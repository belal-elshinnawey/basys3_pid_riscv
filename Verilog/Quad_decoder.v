==> flow/design.v <==
`timescale 1ns/1ps
module Quad_decoder #
(
    parameter integer COUNT_BITS = 16,    
    parameter         SATURATE   = 0      
)
(
    input  wire clk,
    input  wire rst,          
    input  wire A1,
    input  wire B1,
    input  wire A2,
    input  wire B2,
    output wire [31:0] count_out
);
    reg a1_ff1, a1_ff2, b1_ff1, b1_ff2;
    reg a2_ff1, a2_ff2, b2_ff1, b2_ff2;
    always @(posedge clk) begin
        a1_ff1 <= A1;  a1_ff2 <= a1_ff1;
        b1_ff1 <= B1;  b1_ff2 <= b1_ff1;
        a2_ff1 <= A2;  a2_ff2 <= a2_ff1;
        b2_ff1 <= B2;  b2_ff2 <= b2_ff1;
    end
    wire a1_s = a1_ff2, b1_s = b1_ff2;
    wire a2_s = a2_ff2, b2_s = b2_ff2;
    reg [1:0] st1, st2;               
    wire [1:0] now1 = {a1_s, b1_s};
    wire [1:0] now2 = {a2_s, b2_s};
    reg [COUNT_BITS-1:0] cnt1, cnt2;
    function [COUNT_BITS-1:0] inc;
        input [COUNT_BITS-1:0] x;
        begin
            if (SATURATE && &x) inc = x;             
            else                inc = x + {{(COUNT_BITS-1){1'b0}},1'b1};
        end
    endfunction
    function [COUNT_BITS-1:0] dec;
        input [COUNT_BITS-1:0] x;
        begin
            if (SATURATE && (x == {COUNT_BITS{1'b0}})) dec = x;  
            else                                       dec = x - {{(COUNT_BITS-1){1'b0}},1'b1};
        end
    endfunction
    function [1:0] quad_step;
        input [1:0] prev;
        input [1:0] curr;
        begin
            case ({prev,curr})
                4'b00_01, 4'b01_11, 4'b11_10, 4'b10_00: quad_step = 2'b01;  
                4'b00_10, 4'b10_11, 4'b11_01, 4'b01_00: quad_step = 2'b11;  
                default:                                   quad_step = 2'b00;  
            endcase
        end
    endfunction
    always @(posedge clk) begin
        if (rst) begin
            st1  <= 2'b00;
            st2  <= 2'b00;
            cnt1 <= {1'b1, {COUNT_BITS-1{1'b0}}};
            cnt2 <= {1'b1, {COUNT_BITS-1{1'b0}}};
        end else begin
            case (quad_step(st1, now1))
                2'b01: cnt1 <= inc(cnt1);
                2'b11: cnt1 <= dec(cnt1);
                default: ;  
            endcase
            st1 <= now1;
            case (quad_step(st2, now2))
                2'b01: cnt2 <= inc(cnt2);
                2'b11: cnt2 <= dec(cnt2);
                default: ;  
            endcase
            st2 <= now2;
        end
    end
    assign count_out = { cnt2[15:0], cnt1[15:0] };
endmodule
; From RTL to reports: Quad_decoder
; The steps from the RTL of Quad_decoder to its reports follow in flow order.
; Line numbers count from 1 in the design file above.
; Library cell names are shortened.
; The mark - stands for no value.
[design]
top = Quad_decoder
clock = clk
cell_library = sky130hd
lib_corner = tt_025C_1v80

; Word level
; Yosys after proc, flatten, opt, wreduce and memory -nomap, before mapping. Memory bits, and registers merged into a memory's read port (data or address), are not among the register bits. Print and check cells are not counted. Equal cells are merged and count once.
; Yosys's memory passes give these memory sizes; they may raise the number of words (mostly to a power of two), join words into wider ones and drop unused or constant bits.
[word_totals]
inputBits = 6
memories = 2
out_inout_bits = 32
reg_bits = 44
rom_bits = 64
word_cells = 46
[mem_list]
columns = name, size, width, read_ports, write_ports, line
row1 = (name not given), 16, 2, 1, 0, 48  ; case ({prev,curr})
row2 = (name not given), 16, 2, 1, 0, 48
[op_classes]
mux = 8
n_eq = 8
n_reduce_logical = 12
n_addsub = 4
[ops]
columns = operator, n
row1 = logical AND 32 x 1 -> 1 bit with constant A, 4
row2 = parallel mux 16 bit (select 2 bit), 2
row3 = two-way mux 16 bit, 4
row4 = adder 16 x 1 -> 16 bit with constant B, 2
row5 = subtractor 16 x 1 -> 16 bit with constant B, 2
row6 = zero test 16 bit, 2
row7 = AND reduction 16 bit, 2
row8 = inequality test 2 bit with constant B, 4
row9 = AND reduction 3 bit, 2
row10 = equality test 2 x 1 -> 1 bit with constant B, 2
row11 = equality test 2 bit with constant B, 2
row12 = nonzero test 2 bit, 2
row13 = two-way mux 2 bit, 2

; Logic depth
; Yosys ltp: most cells in a row. Word level: on the elaborated netlist, between registers, memories and ports. Mapped: between sequential cells and ports; inverters and the memories' decode and read muxes count.
[depth]
depth_word = 4
abc_area = 0
depth_mapped = 14
depth_no_buf = 12

; After synthesis
; The flow's flattened synthesis, as Yosys stat reports it; memories are mapped. The netlist is that of the ABC_AREA named above (0 if unset); the other value can give another one.
; The area totals of this step are shown rounded.
[mapped]
sequential_area_mm2 = 0.000881
mapped_cells = 348
synth_area_mm2 = 0.00296
flip_flops = 44
n_buf = 24
[types]
columns = cell, n, type_area_um2
row1 = dfxtp_1, 44, 880.845
row2 = nor2_1, 35, 131.376
row3 = ha_1, 10, 125.12
row4 = nor3_1, 21, 105.101
row5 = mux2_2, 8, 90.086
row6 = nand3_1, 18, 90.086
row7 = nor2b_1, 14, 87.584
row8 = nor4_1, 13, 81.328
row9 = a21oi_1, 16, 80.077
row10 = mux2i_1, 7, 70.067
row11 = nand4_1, 11, 68.816
row12 = and4_1, 7, 61.309
row13 = and3_1, 9, 56.304
row14 = mux2_1, 5, 56.304
row15 = or3_1, 8, 50.048
row16 = a2111oi_2, 3, 45.043
row17 = clkbuf_1, 12, 45.043
row18 = inv_1, 12, 45.043
; Other cell types: 45; their cells: 95.

; Timing after synthesis
; Path of least setup slack by OpenSTA after synthesis, without wires, with an ideal clock, recovery checks aside; 20% of the period is set as input and as output delay. Where synthesis merged equal registers, the netlist keeps one of their names.
[synth_path]
path_kind = register to register
from = register a1_ff2
to = register cnt1[14]
path_stages = 13
clock_period_ps = 3330
path_buffers = 1
setup_time_ps = 78
path_delay_ps = 3235
arrival_ps = 3157
t_first_pin_ps = 0
setup_slack_ps = 95
required_ps = 3252
synth_period_reached_ps = 3235
; "path_delay_ps" is the arrival time less input delay plus setup time.
; "path_stages" counts driving pins, that of a launching flip-flop among them; a cell with two outputs on the path counts twice.
; "synth_period_reached_ps" = period - worst setup slack (recovery checks aside). The figure is calculated, with input and output delays left at 20% of the set period.
; Between the ends stands the longest chain of elaborated cells between them, by number of cells; it is not shown to be the way that was timed. Of several equally long chains one is given.
; A line is the first line of the expression or statement that the cell stems from. Yosys adds cells for indexed reads and writes and turns some case tables into memories.
; The chain passes a memory read, where the word-level depth is cut; so it can be longer than that depth.
; A register here has more assigning lines than the two given.
[synth_via]
cell_sequence = dfxtp_1 inv_1 ha_1 o311ai_0 nand2_1 xnor2_1 ha_1 clkbuf_1 or4_1 nor4_1 nand4_1 and3b_1 nor3_1
elab_chain_cells = 5
cone_cells = 9
cone_lines = 3
classes_between = 4 x eq/ne; 2 x mux; 2 x reduce/logical; 1 x memory
[synth_rtl]
columns = item, line
row1 = from (decl), 16  ; reg a1_ff1, a1_ff2, b1_ff1, b1_ff2;
row2 = from (assign), 19  ; a1_ff1 <= A1;  a1_ff2 <= a1_ff1;
row3 = memory read (16 x 2 bit), 48  ; case ({prev,curr})
row4 = two-way mux 2 bit, 56  ; if (rst) begin
row5 = equality test 2 bit, 62  ; case (quad_step(st1, now1))
row6 = nonzero test 2 bit, -
row7 = AND reduction 3 bit, -
row8 = to (assign), 63  ; 2'b01: cnt1 <= inc(cnt1);
row9 = to (assign), 64  ; 2'b11: cnt1 <= dec(cnt1);
row10 = to (decl), 29  ; reg [COUNT_BITS-1:0] cnt1, cnt2;

; Path in the finished layout
; From the final timing report of record 1: the path of least setup slack in the routed layout; clock arrival at registers is part of the times.
; The path's times are printed in steps of 10 ps; the period is the one set.
[layout_path]
path_kind = register to register
from = register a2_ff2
to = register cnt2[12]
setup_time_ps = 80
clock_period_ps = 7100
t_first_pin_ps = 300
path_stages = 13
arrival_ps = 4130
required_ps = 7320
setup_slack_ps = 3190
path_buffers = 0
; Between the ends stands the longest chain of elaborated cells between them, by number of cells; it is not shown to be the way that was timed. Of several equally long chains one is given.
; The chain passes a memory read, where the word-level depth is cut; so it can be longer than that depth.
; A register here has more assigning lines than the two given.
[layout_via]
cell_sequence = dfxtp_1 inv_1 ha_1 or3b_1 nand3_1 nand2_1 xnor2_1 ha_1 nor4_1 nand4_1 nor4_1 o21ai_0 a21oi_1
elab_chain_cells = 5
cone_cells = 9
cone_lines = 3
classes_between = 4 x eq/ne; 2 x mux; 2 x reduce/logical; 1 x memory
[layout_rtl]
columns = item, line
row1 = from (decl), 17  ; reg a2_ff1, a2_ff2, b2_ff1, b2_ff2;
row2 = from (assign), 21  ; a2_ff1 <= A2;  a2_ff2 <= a2_ff1;
row3 = memory read (16 x 2 bit), 48  ; case ({prev,curr})
row4 = two-way mux 2 bit, 56  ; if (rst) begin
row5 = equality test 2 bit, 68  ; case (quad_step(st2, now2))
row6 = nonzero test 2 bit, -
row7 = AND reduction 3 bit, -
row8 = to (assign), 69  ; 2'b01: cnt2 <= inc(cnt2);
row9 = to (assign), 70  ; 2'b11: cnt2 <= dec(cnt2);
row10 = to (decl), 29  ; reg [COUNT_BITS-1:0] cnt1, cnt2;

Lab notebook: Quad_decoder

Measured results for Quad_decoder: 2 stored runs of the Yosys and OpenROAD flow on sky130hd. The settings differ; the order carries no meaning. The constraints put input and output delay at 20% of the set period each and load the outputs with 0.01 pF.
"worst_path_allowed_less_slack_ps" = time allowed to the worst setup path (clock period - input delay - output delay, where it has them) - its slack; a late launch clock adds to it, a late capture clock takes from it.
"worst_path_allowed_less_slack_ps" is known to 10 ps.
Values from the reports are rounded here.

# record 1
==> flow/run.sh <==
#!/bin/bash
# the make line also repeats the synthesis and layout settings of config.mk as NAME=value (left out here)
make -C /OpenROAD-flow-scripts/flow DESIGN_CONFIG=/design/flow/config.mk WORK_HOME=/design/flow/orfs CLKGATE_MAP_FILE= finish
==> flow/config.mk <==
export PLATFORM = sky130hd
export DESIGN_NAME = Quad_decoder
export DESIGN_NICKNAME = Quad_decoder
export VERILOG_FILES = /design/flow/design.v
export SDC_FILE = /design/flow/constraint.sdc
export NUM_CORES = 4
export LEC_CHECK = 0
export CAP_MARGIN = 20
export CORE_ASPECT_RATIO = 1.92
export CORE_MARGIN = 10
export CORE_UTILIZATION = 71
export HOLD_SLACK_MARGIN = 0.27
export PLACE_DENSITY = 0.81
export SETUP_SLACK_MARGIN = 1.14
export SLEW_MARGIN = 20
==> flow/constraint.sdc <==
create_clock -name core_clock -period 7.1 [get_ports {clk}]
set_input_delay 1.4200 -clock core_clock [delete_from_list [all_inputs] [get_ports {clk}]]
set_output_delay 1.4200 -clock core_clock [all_outputs]
set_load 0.01 [all_outputs]

==> record 1: results <==
yosys.chip_area_mm2=0.00296
die_footprint_mm2=0.0073
post_route_util_pct=84.0
setup_ws_ps=3190
hold_ws_ps=342
worst_path_allowed_less_slack_ps=3910
worst_path_kind="register to register"

# record 2
==> flow/run.sh <==
#!/bin/bash
# the make line also repeats the synthesis and layout settings of config.mk as NAME=value (left out here)
make -C /OpenROAD-flow-scripts/flow DESIGN_CONFIG=/design/flow/config.mk WORK_HOME=/design/flow/orfs CLKGATE_MAP_FILE= finish
==> flow/config.mk <==
export PLATFORM = sky130hd
export DESIGN_NAME = Quad_decoder
export DESIGN_NICKNAME = Quad_decoder
export VERILOG_FILES = /design/flow/design.v
export SDC_FILE = /design/flow/constraint.sdc
export NUM_CORES = 4
export LEC_CHECK = 0
export ABC_AREA = 0
export CAP_MARGIN = 35
export CELL_PAD_IN_SITES_DETAIL_PLACEMENT = 1
export CELL_PAD_IN_SITES_GLOBAL_PLACEMENT = 3
export CORE_MARGIN = 6
export CORE_UTILIZATION = 52
export GPL_ROUTABILITY_DRIVEN = 0
export HOLD_SLACK_MARGIN = 0.16
export MIN_ROUTING_LAYER = met2
export PLACE_DENSITY = 0.36
export SETUP_SLACK_MARGIN = 0.12
export SLEW_MARGIN = 40
==> flow/constraint.sdc <==
create_clock -name core_clock -period 2.26 [get_ports {clk}]
set_input_delay 0.4520 -clock core_clock [delete_from_list [all_inputs] [get_ports {clk}]]
set_output_delay 0.4520 -clock core_clock [all_outputs]
set_load 0.01 [all_outputs]

==> record 2: results <==
outcome="did not finish, placement stopped with GPL-0301"
