==> flow/design.v <==
module custom_bram_controller #(
    parameter BASE_ADDR = 32'h4000_0000,   
    parameter NUM_LOC  = 4           
)(
    input A_CLK,
    input A_RESETN,
    input [32*NUM_LOC -1:0] write_data,   
    input [NUM_LOC-1:0]  read_strobe,     
    input [NUM_LOC-1:0] write_strobe,    
    output reg [32*NUM_LOC - 1:0] read_data,
    output reg [NUM_LOC-1:0]  read_done,     
    output reg [NUM_LOC-1:0] write_done,    
    output reg [31:0] addrb,
    output clkb,
    output reg [31:0] dinb,
    input [31:0] doutb,
    output reg enb,
    output rstb,
    output reg [3:0] web
);
    assign clkb = A_CLK;
    assign rstb = !A_RESETN;
    reg [$clog2(NUM_LOC)-1:0] reg_counter;
    reg [$clog2(NUM_LOC)-1:0] last_reg_counter;
    localparam  ST_CHECK_READ   = 2'b00,
                ST_READ_VAL     = 2'b01,
                ST_CHECK_WRITE  = 2'b10,
                ST_WRITE_VAL    = 2'b11;
    reg [1:0] state;
    always @(posedge A_CLK) begin
        if (!A_RESETN) begin
            state <= ST_CHECK_READ;
            reg_counter <= 0;
        end else begin
            case (state)
                ST_CHECK_READ: begin
                    if (read_strobe[reg_counter]) begin
                        state <= ST_READ_VAL;
                    end else begin
                        state <= ST_CHECK_WRITE;
                    end
                end
                ST_READ_VAL: begin
                    state <= ST_CHECK_WRITE;
                end
                ST_CHECK_WRITE: begin
                    if (write_strobe[reg_counter]) begin
                        state <= ST_WRITE_VAL;
                    end else begin
                        state <= ST_CHECK_READ;
                        if (reg_counter == NUM_LOC - 1) begin
                            reg_counter <= 0;
                        end else begin
                            reg_counter <= reg_counter + 1;
                        end
                        last_reg_counter <= reg_counter;
                    end
                end
                ST_WRITE_VAL: begin
                    state <= ST_CHECK_READ;
                    if (reg_counter == NUM_LOC - 1) begin
                        reg_counter <= 0;
                    end else begin
                        reg_counter <= reg_counter + 1;
                    end
                    last_reg_counter <= reg_counter;
                end
                default: begin
                    state <= ST_CHECK_READ;
                    reg_counter <= 0;
                end
            endcase
        end
    end
    always @(posedge A_CLK) begin
        if (!A_RESETN) begin
            enb        <= 1'b0;
            web        <= 4'b0000;
            addrb      <= 32'b0;
            dinb       <= 32'd0;
            write_done <= 'd0;
            read_done  <= 'd0;
            read_data  <= 'd0;
        end else begin
            enb        <= 1'b0;
            web        <= 4'b0000;
            dinb       <= 32'd0;
            case (state)
                ST_WRITE_VAL: begin
                    enb   <= 1'b1;
                    web   <= 4'b1111;
                    addrb <= BASE_ADDR + (reg_counter << 2);
                    dinb  <= write_data[reg_counter*32 +: 32];  
                    write_done[reg_counter] <= 1'b1;
                end
                ST_READ_VAL: begin
                    enb   <= 1'b1;
                    web   <= 4'b0000;
                    addrb <= BASE_ADDR + (reg_counter << 2);
                    read_data[reg_counter*32 +: 32] <= doutb;
                    read_done[reg_counter] <= 1'b1;
                end
                default: begin
                    write_done[last_reg_counter] <= 1'b0;
                    read_done[last_reg_counter]  <= 1'b0;
                end
            endcase
        end
    end
endmodule
# ---- Step by step through the tools: custom_bram_controller
# The steps from the RTL of custom_bram_controller to its reports follow in flow order.
# Line numbers count from 1 in the design file above.
# The mark n/a stands for no value.
dict set report inputs {
  design {custom_bram_controller}
  clock_port {A_CLK}
  lib {sky130hd}
  pvt_corner {tt_025C_1v80}
}

# ---- After elaboration
# Yosys after proc, flatten, opt, wreduce and memory -nomap, before mapping. Memory bits, and registers merged into a memory's read port (data or address), are not among the register bits. Print and check cells are not counted. Equal cells are merged and count once.
dict set report op_classes {
  addsub 5
  n_mul 0
  div 0
  cmp 0
  equal 5
  shifts 8
  mux 12
  n_logic 13
  reduce_logical 7
}
# op count
set ops {}
lappend ops {{128-bit AND} 1}
lappend ops {{128-bit OR} 1}
lappend ops {{128-bit by 8-bit variable part select with 32-bit output} 1}
lappend ops {{128-bit NOT} 1}
lappend ops {{32-bit by 33-bit variable shift with 128-bit output} 1}
lappend ops {{32-bit by 33-bit variable shift with 128-bit output (first input constant)} 1}
lappend ops {{7-bit negation with 33-bit output} 1}
lappend ops {{31-bit by 4-bit adder with 32-bit output (first input constant)} 1}
lappend ops {{4-bit AND} 4}
lappend ops {{4-bit OR} 4}
lappend ops {{4-bit case mux with 2-bit select} 2}
lappend ops {{1-bit by 3-bit variable shift with 4-bit output (first input constant)} 3}
lappend ops {{2-bit two-way mux} 5}
lappend ops {{4-bit by 2-bit variable part select with 1-bit output} 2}
lappend ops {{4-bit NOT} 2}
lappend ops {{2-bit case mux with 4-bit select} 1}
lappend ops {{2-bit case mux with 2-bit select} 2}
lappend ops {{2-bit == test (second input constant)} 3}
lappend ops {{2-bit negation with 3-bit output} 2}
lappend ops {{2-bit AND reduction} 2}
lappend ops {{4-bit two-way mux} 1}
lappend ops {{3-bit AND reduction} 1}
lappend ops {{2-bit by 1-bit adder with 2-bit output (second input constant)} 1}
lappend ops {{2-bit by 1-bit == test with 1-bit output (second input constant)} 1}
lappend ops {{2-bit inequality test (second input constant)} 1}
lappend ops {{2-bit logical NOT} 1}
lappend ops {{2-bit nonzero test} 1}
lappend ops {{2-bit OR reduction} 1}
# Not listed: further kinds 2, cells in them 2.
dict set report bits {
  regBits 211
  latchBits 0
  ramBits 0
  mem_bits_ro 0
  clocked_rd_ports_x_width 0
  n_memories 0
  in_bits 170
}

# ---- Longest topological paths
# Yosys ltp: most cells in a row. Word level: on the elaborated netlist, between registers, memories and ports. Mapped: between sequential cells and ports; inverters and the memories' decode and read muxes count.
dict set report logic_depth {
  depth_word 6
  ABC_AREA 0
  depth_mapped 11
  depth_no_buf 5
}

# ---- Mapped cells and area
# Source: synth_stat.txt of the flow (Yosys; design flattened, memories mapped). It holds for the ABC_AREA given above (unset counts as 0); a run with the other value may have another netlist.
# cell_type count area_total_um2
set by_type {}
lappend by_type {sky130_fd_sc_hd__dfxtp_1 179 3.58E+03}
lappend by_type {sky130_fd_sc_hd__a32oi_1 128 1.12E+03}
lappend by_type {sky130_fd_sc_hd__mux4_2 32 720.691}
lappend by_type {sky130_fd_sc_hd__nor2_1 138 517.997}
lappend by_type {sky130_fd_sc_hd__buf_4 35 262.752}
lappend by_type {sky130_fd_sc_hd__nor2b_1 37 231.472}
lappend by_type {sky130_fd_sc_hd__clkbuf_1 48 180.173}
lappend by_type {sky130_fd_sc_hd__buf_2 18 90.086}
lappend by_type {sky130_fd_sc_hd__ha_1 5 62.56}
lappend by_type {sky130_fd_sc_hd__edfxtp_1 2 60.058}
lappend by_type {sky130_fd_sc_hd__mux2i_1 4 40.038}
lappend by_type {sky130_fd_sc_hd__nand2_1 10 37.536}
lappend by_type {sky130_fd_sc_hd__mux4_1 1 26.275}
lappend by_type {sky130_fd_sc_hd__nand3b_1 3 22.522}
lappend by_type {sky130_fd_sc_hd__a21oi_1 4 20.019}
lappend by_type {sky130_fd_sc_hd__a32o_1 2 20.019}
lappend by_type {sky130_fd_sc_hd__buf_12 1 20.019}
lappend by_type {sky130_fd_sc_hd__nor4bb_1 2 20.019}
# Not listed: further types 17, cells in them 27.
dict set report synth_totals {
  cell_count 676
  synth_area_um2 7206.9
  seq_area_um2 3643.5
  ffs 181
}

Measured data: module custom_bram_controller, platform sky130hd, 2 stored runs of the flow under differing settings, order arbitrary. Input and output delays are each 20% of the period that was set; the output load is 0.01 pF.
"achieved_period_ns" is the run's clock period less its worst setup slack. It is reckoned from that one timing run; input and output delays stay at 20% of the period that was set.
"worst_setup_path_time_ns" means the part of the period allowed to the worst setup path (the constraints hold back 20% at inputs and 20% at outputs) less its slack; where the path has registers, the arrival times of their clocks count too.
"total_power_w" is the tool's figure for a default switching activity; nothing was simulated.

[flow] flow run 1: files
==> flow/run.sh <==
#!/bin/bash
# the make line also repeats the synthesis and layout settings of config.mk as NAME=value (left out here)
make -C /OpenROAD-flow-scripts/flow DESIGN_CONFIG=/design/flow/config.mk WORK_HOME=/design/flow/orfs CLKGATE_MAP_FILE= finish
==> flow/config.mk <==
export PLATFORM = sky130hd
export DESIGN_NAME = custom_bram_controller
export DESIGN_NICKNAME = custom_bram_controller
export VERILOG_FILES = /design/flow/design.v
export SDC_FILE = /design/flow/constraint.sdc
export NUM_CORES = 4
export LEC_CHECK = 0
export ABC_AREA = 0
export CAP_MARGIN = 30
export CORE_MARGIN = 9
export CORE_UTILIZATION = 16
export CTS_CLUSTER_DIAMETER = 300
export GPL_ROUTABILITY_DRIVEN = 0
export GPL_TIMING_DRIVEN = 0
export MAX_ROUTING_LAYER = met5
export PLACE_DENSITY = 0.4
export SLEW_MARGIN = 20
==> flow/constraint.sdc <==
create_clock -name core_clock -period 4.33 [get_ports {A_CLK}]
set_input_delay 0.8660 -clock core_clock [delete_from_list [all_inputs] [get_ports {A_CLK}]]
set_output_delay 0.8660 -clock core_clock [all_outputs]
set_load 0.01 [all_outputs]

[flow] flow run 1: metrics
[metrics] final_util_pct = 27.4
[metrics] final_hold_ws_ns = 0.456
[metrics] final_setup_tns_ns = 0.000
[metrics] fin_ws_ns = 0.409
[metrics] die_footprint_um2 = 53008.2
[metrics] synth_chip_area_um2 = 7206.9
[metrics] finish.stdcell_area_um2 = 12162.9
[metrics] total_power_w = 0.004034
[metrics] achieved_period_ns = 3.921
[metrics] worst_setup_path_time_ns = 2.19
[metrics] timing.worst_path_kind = input-to-output

[flow] flow run 2: files
==> flow/run.sh <==
#!/bin/bash
# the make line also repeats the synthesis and layout settings of config.mk as NAME=value (left out here)
make -C /OpenROAD-flow-scripts/flow DESIGN_CONFIG=/design/flow/config.mk WORK_HOME=/design/flow/orfs CLKGATE_MAP_FILE= finish
==> flow/config.mk <==
export PLATFORM = sky130hd
export DESIGN_NAME = custom_bram_controller
export DESIGN_NICKNAME = custom_bram_controller
export VERILOG_FILES = /design/flow/design.v
export SDC_FILE = /design/flow/constraint.sdc
export NUM_CORES = 4
export LEC_CHECK = 0
export ABC_AREA = 1
export CAP_MARGIN = 20
export CELL_PAD_IN_SITES_GLOBAL_PLACEMENT = 3
export CORE_ASPECT_RATIO = 1.24
export CORE_MARGIN = 2
export CORE_UTILIZATION = 39
export CTS_CLUSTER_SIZE = 47
export PLACE_DENSITY_LB_ADDON = 0.09
export SETUP_SLACK_MARGIN = -0.06
export SLEW_MARGIN = 25
==> flow/constraint.sdc <==
create_clock -name core_clock -period 5.01 [get_ports {A_CLK}]
set_input_delay 1.0020 -clock core_clock [delete_from_list [all_inputs] [get_ports {A_CLK}]]
set_output_delay 1.0020 -clock core_clock [all_outputs]
set_load 0.01 [all_outputs]

[flow] flow run 2: no final report: placement broke off with FLW-0024
