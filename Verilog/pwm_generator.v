==> flow/design.v <==
`timescale 1ns/1ps
module pwm_generator #(
    parameter integer MAX_COUNT = 10000   
)(
    input  wire                  clk,
    input  wire                  rst,           
    input  wire signed [31:0]    duty_in,       
    output reg                   Dir_A,         
    output reg                   Dir_B,         
    output reg                   PWM_Out        
);
    reg [31:0] cnt = 32'd0;
    reg [31:0] duty_mag_lat = 32'd0;
    wire [31:0] duty_abs = duty_in[31] ? (~duty_in + 32'd1) : duty_in;
    always @(posedge clk) begin
        if (rst) begin
            cnt          <= 32'd0;
            duty_mag_lat <= 32'd0;
            Dir_A        <= 1'b0;
            Dir_B        <= 1'b0;
            PWM_Out      <= 1'b0;
        end else begin
            if (cnt >= (MAX_COUNT-1))
                cnt <= 32'd0;
            else
                cnt <= cnt + 32'd1;
            if (cnt == 32'd0) begin
                if (duty_in > 0) begin
                    Dir_A <= 1'b1;
                    Dir_B <= 1'b0;
                end else if (duty_in < 0) begin
                    Dir_A <= 1'b0;
                    Dir_B <= 1'b1;
                end else begin
                    Dir_A <= 1'b0;
                    Dir_B <= 1'b0;
                end
                if (duty_abs >= MAX_COUNT[31:0])
                    duty_mag_lat <= MAX_COUNT[31:0];
                else
                    duty_mag_lat <= duty_abs;
            end
            PWM_Out <= (duty_mag_lat != 32'd0) && (cnt < duty_mag_lat);
        end
    end
endmodule
Step by step through the tools: pwm_generator
The steps from the RTL of pwm_generator to its reports follow in flow order.
Lines are those of the file above, counted from 1.
Operators carry their Yosys type and port widths (W data, S select, Z words).
{"block": "inputs", "top_module": "pwm_generator", "clock": "clk", "library": "sky130hd", "corner": "tt_025C_1v80"}

Word-level counts
Source: Yosys, flattened and elaborated, memories not mapped. Widths are those after wreduce. Registers that Yosys merges into a memory's read port (data or address) are not register bits. Print and check cells do not count. Equal cells are merged and count once.
{"block": "op_classes", "addsub": 2, "multipliers": 0, "n_div": 0, "n_cmp": 5, "eq_ne": 0, "shifts": 0, "muxes": 5, "logic": 1, "reduce_and_logical": 4}
{"block": "ops", "cell": "$add A32 B1 Y32 const B", "count": 2}
{"block": "ops", "cell": "$ge A32 B14 Y1 const B", "count": 2}
{"block": "ops", "cell": "$mux W32", "count": 2}
{"block": "ops", "cell": "$gt A32 B1 Y1 const B", "count": 1}
{"block": "ops", "cell": "$lt A32 B1 Y1 const B", "count": 1}
{"block": "ops", "cell": "$lt A32 B32 Y1", "count": 1}
{"block": "ops", "cell": "$not A32 Y32", "count": 1}
{"block": "ops", "cell": "$logic_not A32 Y1", "count": 1}
{"block": "ops", "cell": "$reduce_bool A32 Y1", "count": 1}
{"block": "ops", "cell": "$mux W1", "count": 3}
{"block": "ops", "cell": "$reduce_or A2 Y1", "count": 1}
{"block": "ops", "cell": "$logic_and A1 B1 Y1", "count": 1}
{"block": "bits", "regBits": 67, "latch_bits": 0, "ram_bits": 0, "romBits": 0, "clocked_rd_ports_x_width": 0, "memories": 0, "word_cells": 22}

Longest topological paths
Yosys ltp: most cells in a row. Word level: on the elaborated netlist, between registers, memories and ports. Mapped: between sequential cells and ports; inverters and the memories' decode and read muxes count.
{"block": "logic_depth", "word_depth": 5, "abc_area": 0, "mapped_depth": 11, "ltp_nobuf": 10}

Mapped cells and area
The flow's flattened synthesis, as Yosys stat reports it; memories are mapped. The netlist is that of the ABC_AREA named above (0 if unset); the other value can give another one.
{"block": "mapped", "stdcells": 476, "mapped_area_um2": 4062.6, "sequential_area_um2": 1341.3, "flip_flops": 67, "buf_cells": 15}
{"block": "types", "type": "sky130_fd_sc_hd__dfxtp_1", "count": 67, "type_area_um2": 1.34E+03}
{"block": "types", "type": "sky130_fd_sc_hd__ha_1", "count": 34, "type_area_um2": 425.408}
{"block": "types", "type": "sky130_fd_sc_hd__nor3_1", "count": 35, "type_area_um2": 175.168}
{"block": "types", "type": "sky130_fd_sc_hd__inv_1", "count": 42, "type_area_um2": 157.651}
{"block": "types", "type": "sky130_fd_sc_hd__xor2_1", "count": 16, "type_area_um2": 140.134}
{"block": "types", "type": "sky130_fd_sc_hd__nor2_1", "count": 37, "type_area_um2": 138.883}
{"block": "types", "type": "sky130_fd_sc_hd__nand2_1", "count": 30, "type_area_um2": 112.608}
{"block": "types", "type": "sky130_fd_sc_hd__nor4_1", "count": 18, "type_area_um2": 112.608}
{"block": "types", "type": "sky130_fd_sc_hd__o21ai_0", "count": 21, "type_area_um2": 105.101}
{"block": "types", "type": "sky130_fd_sc_hd__nand4_1", "count": 16, "type_area_um2": 100.096}
{"block": "types", "type": "sky130_fd_sc_hd__a21oi_1", "count": 19, "type_area_um2": 95.091}
{"block": "types", "type": "sky130_fd_sc_hd__o21ai_2", "count": 9, "type_area_um2": 78.826}
{"block": "types", "type": "sky130_fd_sc_hd__xnor2_1", "count": 9, "type_area_um2": 78.826}
{"block": "types", "type": "sky130_fd_sc_hd__a21o_1", "count": 10, "type_area_um2": 75.072}
{"block": "types", "type": "sky130_fd_sc_hd__nand3_1", "count": 13, "type_area_um2": 65.062}
{"block": "types", "type": "sky130_fd_sc_hd__buf_6", "count": 5, "type_area_um2": 56.304}
{"block": "types", "type": "sky130_fd_sc_hd__mux2i_1", "count": 5, "type_area_um2": 50.048}
{"block": "types", "type": "sky130_fd_sc_hd__or3_1", "count": 8, "type_area_um2": 50.048}
Not listed: further types 44, cells in them 82.

Worst setup path after synthesis
Path of least setup slack by OpenSTA after synthesis, without wires, with an ideal clock, recovery checks aside; 20% of the period is set as input and as output delay. Where synthesis merged equal registers, the netlist keeps one of their names.
{"block": "synth_path", "kind": "input -> register", "startpoint": "input duty_in[0]", "endpoint": "register duty_mag_lat[12]", "period_ns": 2.73, "in_delay_ns": 0.546, "t_arrival_ns": 2.717, "required_ns": 2.663, "slack_ns": -0.054, "delay_ns": 2.238, "stages": 10, "path_buffers": 1, "synth_period_reached_ns": 2.784}
"delay_ns" = arrival - input delay + setup time.
"stages": output pins that drive a net of the path, with the launching flip-flop's if there is one; two outputs of one cell count as two.
"synth_period_reached_ns" = period - worst setup slack (recovery checks aside). The figure is calculated, with input and output delays left at 20% of the set period.
Between the ends stands the longest chain of elaborated cells between them, by number of cells; it is not shown to be the way that was timed. Of several equally long chains one is given.
Each line given opens the expression or statement behind the cell; cells for indexed reads and writes are added by Yosys, which also makes memories of some case tables.
At most two assigning lines are given for a register; there are more.
{"block": "synth_between", "path_cell_list": "sky130_fd_sc_hd__inv_1 > sky130_fd_sc_hd__ha_1 > sky130_fd_sc_hd__or4b_4 > sky130_fd_sc_hd__or3_1 > sky130_fd_sc_hd__a211oi_1 > sky130_fd_sc_hd__o21ai_0 > sky130_fd_sc_hd__nand4b_1 > sky130_fd_sc_hd__or3_1 > sky130_fd_sc_hd__buf_6 > sky130_fd_sc_hd__o21ai_2", "elab_chain_len": 5}
{"block": "synth_rtl", "item": "start, declared", "line_no": 7, "rtl": "input  wire signed [31:0]    duty_in,"}
{"block": "synth_rtl", "item": "$not A32 Y32", "line_no": 14, "rtl": "wire [31:0] duty_abs = duty_in[31] ? (~duty_in + 32'd1) : duty_in;"}
{"block": "synth_rtl", "item": "$add A32 B1 Y32", "line_no": 14}
{"block": "synth_rtl", "item": "$mux W32", "line_no": 14}
{"block": "synth_rtl", "item": "$ge A32 B14 Y1", "line_no": 38, "rtl": "if (duty_abs >= MAX_COUNT[31:0])"}
{"block": "synth_rtl", "item": "$mux W32", "line_no": 38}
{"block": "synth_rtl", "item": "end, assigned", "line_no": 39, "rtl": "duty_mag_lat <= MAX_COUNT[31:0];"}
{"block": "synth_rtl", "item": "end, assigned", "line_no": 41, "rtl": "duty_mag_lat <= duty_abs;"}
{"block": "synth_rtl", "item": "end, declared", "line_no": 13, "rtl": "reg [31:0] duty_mag_lat = 32'd0;"}

Path in the finished layout
Path of least setup slack in the final report of run 1 (OpenROAD, finished layout, wires in). Where an end is a register, its clock arrival counts in the times.
{"block": "layout_path", "kind": "input -> register", "startpoint": "input duty_in[6]", "endpoint": "register duty_mag_lat[5]", "period_ns": 4.1, "in_delay_ns": 0.82, "t_arrival_ns": 3.34, "required_ns": 4.38, "slack_ns": 1.04, "stages": 9, "path_buffers": 1}
Between the ends stands the longest chain of elaborated cells between them, by number of cells; it is not shown to be the way that was timed. Of several equally long chains one is given.
At most two assigning lines are given for a register; there are more.
{"block": "layout_between", "path_cell_list": "sky130_fd_sc_hd__clkdlybuf4s15_1 > sky130_fd_sc_hd__or3_4 > sky130_fd_sc_hd__o41ai_4 > sky130_fd_sc_hd__xor2_1 > sky130_fd_sc_hd__nor2_1 > sky130_fd_sc_hd__a32oi_2 > sky130_fd_sc_hd__o2111ai_2 > sky130_fd_sc_hd__or3_4 > sky130_fd_sc_hd__o21ai_2", "elab_chain_len": 5}
{"block": "layout_rtl", "item": "start, declared", "line_no": 7, "rtl": "input  wire signed [31:0]    duty_in,"}
{"block": "layout_rtl", "item": "$not A32 Y32", "line_no": 14, "rtl": "wire [31:0] duty_abs = duty_in[31] ? (~duty_in + 32'd1) : duty_in;"}
{"block": "layout_rtl", "item": "$add A32 B1 Y32", "line_no": 14}
{"block": "layout_rtl", "item": "$mux W32", "line_no": 14}
{"block": "layout_rtl", "item": "$ge A32 B14 Y1", "line_no": 38, "rtl": "if (duty_abs >= MAX_COUNT[31:0])"}
{"block": "layout_rtl", "item": "$mux W32", "line_no": 38}
{"block": "layout_rtl", "item": "end, assigned", "line_no": 39, "rtl": "duty_mag_lat <= MAX_COUNT[31:0];"}
{"block": "layout_rtl", "item": "end, assigned", "line_no": 41, "rtl": "duty_mag_lat <= duty_abs;"}
{"block": "layout_rtl", "item": "end, declared", "line_no": 13, "rtl": "reg [31:0] duty_mag_lat = 32'd0;"}

Flow measurements of pwm_generator on sky130hd: 2 stored runs with different settings, listed in no order. Input and output delays are each 20% of the period that was set; the output load is 0.01 pF.
"clock_period_reached_ns": clock period set for the run, less the worst setup slack. It is reckoned from that one timing run; input and output delays stay at 20% of the period that was set.
By "worst_setup_path_time_ns" is meant the share of the clock period that the worst setup path is allowed (20% is reserved at inputs, 20% at outputs), minus its slack. Clock arrival times at its registers enter into it.
"design_power_mw" rests on the timing tool's default activity at the inputs, not on a simulated workload.

{"run": "run 1", "settings": { "period_ns": 4.1, "CORE_UTILIZATION": 43, "SETUP_SLACK_MARGIN": 1.02, "PLACE_DENSITY_LB_ADDON": 0.23, "CELL_PAD_IN_SITES_DETAIL_PLACEMENT": 0, "TNS_END_PERCENT": 60, "GPL_TIMING_DRIVEN": 1, "CTS_CLUSTER_SIZE": 69, "CTS_CLUSTER_DIAMETER": 245, "SLEW_MARGIN": 40, "MIN_ROUTING_LAYER": "met1", "MAX_ROUTING_LAYER": "met4", "CAP_MARGIN": 20, "CORE_MARGIN": 2 }, "results": { "synthesis_area_um2": 4062.6, "die_footprint_um2": 10241.4, "finalCellArea_um2": 5226.3, "finalUtil_pct": 56.8, "worstSetupSlack_ns": 1.044, "final_setup_tns_ns": 0.000, "timing.hold.ws_ns": 0.471, "design_power_mw": 1.488, "clock_period_reached_ns": 3.056, "worst_setup_path_time_ns": 2.24, "critical_path_kind": "input -> register" }}
{"run": "run 2", "settings": { "period_ns": 2.71, "CORE_UTILIZATION": 69, "PLACE_DENSITY_LB_ADDON": 0.06, "CORE_ASPECT_RATIO": 1.79, "CORE_MARGIN": 8, "CELL_PAD_IN_SITES_GLOBAL_PLACEMENT": 0, "TNS_END_PERCENT": 65, "CTS_CLUSTER_SIZE": 68, "CTS_CLUSTER_DIAMETER": 312, "MAX_ROUTING_LAYER": "met5", "CAP_MARGIN": 20, "SLEW_MARGIN": 20 }, "outcome": "incomplete, clock tree synthesis halted on DPL-0033"}
